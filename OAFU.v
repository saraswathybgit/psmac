==> flow/design.v <==
`timescale 1ns / 1ps
module OAFU(
  input [31:0]ip,
  input [31:0]wt,
  input [3:0]sx1,sx2,sx3,sx4,sy1,sy2,sy3,sy4,
  input mode1,mode2,clk,
   output reg signed [15:0]y
    );
    wire  [4:0] pr1,pr2,pr3,pr4,pr5,pr6,pr7,pr8,pr9,pr10,pr11,pr12,pr13,pr14,pr15,pr16;
    wire  [8:0] m1,m2,m3,m4; 
    wire  [8:0] mux11,mux12,mux21,mux22,mux31,mux32,mux41,mux42;
    wire  [8:0] sh1,sh2,sh3,sh4;
    wire  [4:0] a11,a12,a21,a22,a31,a32,a41,a42;
    wire  [8:0] sea11,sea12,sea21,sea22,sea31,sea32,sea41,sea42;
    wire  [7:0]ps1,ps4;
    wire signed [7:0] ps3,ps2;
    wire  [7:0]a1;
    wire  [15:0] merge,mux1,mux2;
    wire  [15:0] shift;
    wire  [15:0]sea1;
    wire signed [15:0]sea2;
    rcbb uu1(ip[1:0],wt[1:0],sx1[0],sy1[0],pr1);
    rcbb uu2(ip[3:2],wt[3:2],sx1[1],sy1[1],pr2);
    rcbb uu3(ip[5:4],wt[5:4],sx1[2],sy1[2],pr3);
    rcbb uu4(ip[7:6],wt[7:6],sx1[3],sy1[3],pr4); 
    assign m1={pr4,pr1[3:0]};
    assign a11=pr4+pr1;   
    assign sea11=(pr4[4]||pr1[4])?({a11[4],a11[4],a11[4],a11[4],a11}):({4'b0000,a11});
    assign mux11= (mode1)?(m1): (sea11);
    assign a12=pr2+pr3;
    assign sea12=(pr2[4]||pr3[4])?({a12[4],a12[4],a12[4],a12[4],a12}):({4'b0000,a12});  
    assign sh1=sea12<<2;      
    assign mux12= (mode1)?(sh1): (sea12);
    assign ps1=mux11+mux12;
    rcbb uu5(ip[9:8],wt[9:8],sx2[0],sy2[0],pr5);
    rcbb uu6(ip[11:10],wt[11:10],sx2[1],sy2[1],pr6);
    rcbb uu7(ip[13:12],wt[13:12],sx2[2],sy2[2],pr7);
    rcbb uu8(ip[15:14],wt[15:14],sx2[3],sy2[3],pr8); 
    assign m2={pr8,pr5[3:0]};
    assign a21=pr8+pr5;   
    assign sea21=(pr8[4]||pr5[4])?({a21[4],a21[4],a21[4],a21[4],a21}):({4'b0000,a21});
    assign mux21= (mode1)?(m2): (sea21);
    assign a22=pr6+pr7;   
    assign sea22=(pr6[4]||pr7[4])?({a22[4],a22[4],a22[4],a22[4],a22}):({4'b0000,a22});
    assign sh2=sea22<<2;      
    assign mux22= (mode1)?(sh2): (sea22);
    assign ps2=mux21+mux22;
    rcbb uu9(ip[17:16],wt[17:16],sx3[0],sy3[0],pr9);
    rcbb uu10(ip[19:18],wt[19:18],sx3[1],sy3[1],pr10);
    rcbb uu11(ip[21:20],wt[21:20],sx3[2],sy3[2],pr11);
    rcbb uu12(ip[23:22],wt[23:22],sx3[3],sy3[3],pr12); 
    assign m3={pr12,pr9[3:0]};
    assign a31=pr12+pr9;   
    assign sea31=(pr12[4]||pr9[4])?({a31[4],a31[4],a31[4],a31[4],a31}):({4'b0000,a31});
    assign mux31= (mode1)?(m3): (sea31);
    assign a32=pr10+pr11;   
    assign sea32=(pr10[4]||pr11[4])?({a32[4],a32[4],a32[4],a32[4],a32}):({4'b0000,a32});
    assign sh3=sea32<<2;      
    assign mux32= (mode1)?(sh3): (sea32);
    assign ps3=mux31+mux32;
    rcbb uu13(ip[25:24],wt[25:24],sx4[0],sy4[0],pr13);
    rcbb uu14(ip[27:26],wt[27:26],sx4[1],sy4[1],pr14);
    rcbb uu15(ip[29:28],wt[29:28],sx4[2],sy4[2],pr15);
    rcbb uu16(ip[31:30],wt[31:30],sx4[3],sy4[3],pr16); 
    assign m4={pr16,pr13[3:0]};
    assign a41=pr16+pr13;   
    assign sea41=(pr16[4]||pr13[4])?({a41[4],a41[4],a41[4],a41[4],a41}):({4'b0000,a41});
    assign mux41= (mode1)?(m4): (sea41);
    assign a42=pr14+pr15;   
    assign sea42=(pr14[4]||pr15[4])?({a42[4],a42[4],a42[4],a42[4],a42}):({4'b0000,a42});
    assign sh4=sea42<<2;      
    assign mux42= (mode1)?(sh4): (sea42);
    assign ps4=mux41+mux42;
    assign merge={ps4,ps1[7:0]};
    assign a1=ps4+ps1;
    assign sea1=(ps4[7]||ps1[7])?({a1[7],a1[7],a1[7],a1[7],a1[7],a1[7],a1[7],a1[7],a1}):({8'b00000000,a1});
    assign mux1= (mode2)?(merge): (sea1);
    assign sea2= ps2+ps3;
    assign shift=sea2<<4;
    assign mux2= (mode2)?(shift): (sea2);
    always @(posedge clk)
    y=mux1+mux2;
    endmodule
`timescale 1ns / 1ps
module half(
    input a,
    input b,
    output sum,
    output cy
    );
    assign sum=a^b;
    assign cy=a&b;
endmodule
`timescale 1ns / 1ps
module rcbb(input [1:0]md,
  input [1:0]mr,
  input wire sx,
  input wire sy,
  output [4:0]p
    );
    wire [2:0]x,y;
    wire a,b;
    assign x=({sx&md[1],md[1:0]});
    assign y=({sy&mr[1],mr[1:0]});
    assign a=~x[2]&x[1]&x[0];
    assign b=~y[2]&y[1]&y[0];
    wire w1,w2,w3,w4;
    assign w4 = (a&b);
    assign p[0]=x[0]&y[0];
    half ha1(x[1]&y[0],x[0]&y[1],p[1],w1);   
    xor x1(w2,w1,x[1]&y[1]);
    xor x2(w3,~(x[2]&y[0]),~(x[0]&y[2]));
    xor x3(p[2],w2,w3);
    assign p[4]=(x[2]^y[2])&(x[1]|x[0])&(y[1]|y[0]);
    assign p[3] = w4 ^ p[4];
endmodule
# Tool chain data of OAFU
# The steps from the RTL of OAFU to its reports follow in flow order.
# Line numbers count from 1 in the design file above.
# Operators: Yosys type, input widths -> output width; for muxes data width and select width s.
# Cell names lack the library's common part.
# The mark n/a stands for no value.
# inputs
top_module	OAFU
clk_port	clk
library	sky130hd
corner	tt_025C_1v80

# Word level
# Source: Yosys, flattened and elaborated, memories not mapped. Widths are those after wreduce; folded enables and synchronous resets count as part of the registers. Registers that Yosys merges into a memory's read port (data or address) are not register bits. Print and check cells do not count. Equal cells are merged and count once.
# word_totals
regBits	16
in_bits	99
output_inout_bits	16
word_cells	492
# op_classes
n_addsub	15
muxes	19
bitwise	448
reduce_logical	9
# ops
operator	count
$and 1x1->1	256
$mux 8	16
$xor 1x1->1	96
$not 1->1	64
$add 5x5->5	8
$add 8x8->8	5
$or 1x1->1	32
$mux 16	2
$add 16x16->16	1
$mux 12	1
$logic_or 1x1->1	9
$add 8x8->9	1

# Longest topological paths
# Longest topological path by Yosys (ltp), each cell counted once; first at word level (registers and memories cut), then after technology mapping (sequential cells cut; the memories' decode and read muxes count).
# logic_depth
word_depth	14
ABC_AREA	0
mapped_depth	33
depth_no_buf	32

# Mapped cells and area
# The flow's flattened synthesis, as Yosys stat reports it; memories are mapped. The netlist is that of the ABC_AREA named above (0 if unset); the other value can give another one.
# The area totals of this step are shown rounded.
# synth_totals
stdcells	919
area_um2	6700
seq_area_um2	320
ffs	16
buf_cells	14
# types
cell_type	count	type_area_um2
ha_1	115	1438.88
xnor2_1	62	543.021
a21oi_1	105	525.504
xor2_1	54	472.954
nand2_1	108	405.389
dfxtp_1	16	320.307
inv_1	83	311.549
and2_1	49	306.544
fa_1	15	300.288
a21o_1	38	285.274
mux2i_1	23	230.221
o21ai_0	39	195.187
nor2_1	48	180.173
mux2_2	15	168.912
nor2b_1	24	150.144
nor3b_1	12	90.086
o21bai_1	12	90.086
nand2b_1	10	62.56
# Other cell types: 37; their cells: 91.
# By module: a second synthesis without flattening, with its own total; a netlist apart from the flattened one above.
# unflattened
cells_unflattened	858
hier_area_um2	6700
# Rows give one instance, submodules left out.
# modules
mod	instances	cells	mod_area_um2	mod_seq_area_um2
OAFU	1	586	4600	320
rcbb	16	16	120	0.0
half	16	1	13	0.0

# Timing after synthesis
# Path of least setup slack by OpenSTA after synthesis, without wires, with an ideal clock, recovery checks aside; 20% of the period is set as input and as output delay. Where synthesis merged equal registers, the netlist keeps one of their names.
# synth_timing
kind	input-to-reg
start	in wt[26]
end	reg y[15]
clock_period_ns	7.56
input_delay_ns	1.512
setup_ns	0.134
launch_ns	1.512
t_arrival_ns	6.820
required_ns	7.426
slack_ns	0.605
delay_ns	5.442
path_stages	29
path_buffers	1
period_less_setup_slack_ns	6.955
# "delay_ns" = arrival - input delay + setup time.
# "path_stages" counts driving pins, that of a launching flip-flop among them; a cell with two outputs on the path counts twice.
# "period_less_setup_slack_ns" = period - worst setup slack (recovery checks aside). The figure is calculated, with input and output delays left at 20% of the set period.
# Between the ends stands the longest chain of elaborated cells between them, by number of cells; it is not shown to be the way that was timed. Of several equally long chains one is given.
# A line is the first line of the expression or statement that the cell stems from. Yosys adds cells for indexed reads and writes and turns some case tables into memories.
# synth_via
path_cell_list	and2_1 ha_1 xor2_1 xnor2_1 ha_1 a21o_1 a21oi_1 xor2_1 mux2i_1 ha_1 o21a_1 o31a_1 o41ai_2 xnor2_1 ha_1 inv_1 nand3b_1 a211o_2 o311a_1 buf_6 a21oi_1 ha_1 and2_1 a31o_2 o31ai_1 o21ai_1 a21o_1 a21oi_1 xor2_1
elab_chain_len	12
cone_cells	24
cone_lines	19
classes_between	4 x add/sub; 4 x mux; 14 x logic; 2 x reduce/logical
# synth_rtl
item	line	rtl
start: declaration	4	input [31:0]wt,
$and 1x1->1	110	half ha1(x[1]&y[0],x[0]&y[1],p[1],w1);
$and 1x1->1	92	assign cy=a&b;
$xor 1x1->1	111	xor x1(w2,w1,x[1]&y[1]);
$xor 1x1->1	113	xor x3(p[2],w2,w3);
$add 5x5->5	69	assign a42=pr14+pr15;
$mux 8	70	assign sea42=(pr14[4]||pr15[4])?({a42[4],a42[4],a42[4],a42[4],a42}):({4'b0000,a42});
$mux 8	72	assign mux42= (mode1)?(sh4): (sea42);
$add 8x8->8	73	assign ps4=mux41+mux42;
$add 8x8->8	75	assign a1=ps4+ps1;
$mux 16	76	assign sea1=(ps4[7]||ps1[7])?({a1[7],a1[7],a1[7],a1[7],a1[7],a1[7],a1[7],a1[7],a1}):({8'b00000000,a1});
$mux 16	77	assign mux1= (mode2)?(merge): (sea1);
$add 16x16->16	82	y=mux1+mux2;
end: assignment	82
end: declaration	7	output reg signed [15:0]y

# Path in the finished layout
# From the final timing report of record 1: the path of least setup slack in the routed layout; clock arrival at registers is part of the times.
# layout_timing
kind	input-to-reg
start	in wt[26]
end	reg y[15]
clock_period_ns	6.17
input_delay_ns	1.23
setup_ns	0.07
launch_ns	1.23
t_arrival_ns	6.66
required_ns	6.34
slack_ns	-0.32
path_stages	30
path_buffers	2
# Between the ends stands the longest chain of elaborated cells between them, by number of cells; it is not shown to be the way that was timed. Of several equally long chains one is given.
# layout_via
path_cell_list	clkbuf_2 and2_4 ha_4 xor2_2 xnor2_1 ha_1 a21o_1 a21oi_2 xor2_1 mux2i_1 ha_1 o21a_1 o31a_1 buf_4 o41ai_4 xnor2_2 ha_4 inv_2 nor4_2 nor3_2 o311a_4 a21oi_4 ha_4 and2_4 a31o_4 o31ai_4 o21ai_2 a21o_1 a21oi_2 xor2_1
elab_chain_len	12
cone_cells	24
cone_lines	19
classes_between	4 x add/sub; 4 x mux; 14 x logic; 2 x reduce/logical
# layout_rtl
item	line	rtl
start: declaration	4	input [31:0]wt,
$and 1x1->1	110	half ha1(x[1]&y[0],x[0]&y[1],p[1],w1);
$and 1x1->1	92	assign cy=a&b;
$xor 1x1->1	111	xor x1(w2,w1,x[1]&y[1]);
$xor 1x1->1	113	xor x3(p[2],w2,w3);
$add 5x5->5	69	assign a42=pr14+pr15;
$mux 8	70	assign sea42=(pr14[4]||pr15[4])?({a42[4],a42[4],a42[4],a42[4],a42}):({4'b0000,a42});
$mux 8	72	assign mux42= (mode1)?(sh4): (sea42);
$add 8x8->8	73	assign ps4=mux41+mux42;
$add 8x8->8	75	assign a1=ps4+ps1;
$mux 16	76	assign sea1=(ps4[7]||ps1[7])?({a1[7],a1[7],a1[7],a1[7],a1[7],a1[7],a1[7],a1[7],a1}):({8'b00000000,a1});
$mux 16	77	assign mux1= (mode2)?(merge): (sea1);
$add 16x16->16	82	y=mux1+mux2;
end: assignment	82
end: declaration	7	output reg signed [15:0]y

# Design OAFU on sky130hd. What follows are 2 stored runs of the flow, each under its own settings; their order means nothing. The constraints put input and output delay at 20% of the set period each and load the outputs with 0.01 pF.
# By "achieved_clock_period_ns" is meant the clock period of the run minus its worst setup slack. This is arithmetic on one report: input and output delays are still those of the set period (20% each).
# "worst_path_time_ns" means the part of the period allowed to the worst setup path (the constraints hold back 20% at inputs and 20% at outputs) less its slack; where the path has registers, the arrival times of their clocks count too.
# "power.total_w" rests on the timing tool's default activity at the inputs, not on a simulated workload.
# The measured numbers are rounded.
# Settings: . = not set for that run.
run name	period_ns	CORE_UTILIZATION	SETUP_SLACK_MARGIN	CORE_ASPECT_RATIO	CTS_CLUSTER_DIAMETER	MIN_ROUTING_LAYER	CAP_MARGIN	CORE_MARGIN	SLEW_MARGIN	achieved_clock_period_ns	power.total_w	final_stdcell_area_um2	die_um2	synth_area_um2	worst_path_time_ns	path_kind	setup_tns_ns	fin_ws_ns
record 1	6.17	30	1.19	1.41	283	met1	20	2	20	6.486	0.0071	12000	24000	6700	5.25	input-to-reg	-0.83	-0.32
record 2	7.31	40	.	.	.	.	20	2	20	7.030	0.0044	9100	18000	6700	5.57	input-to-reg	0.000	0.28
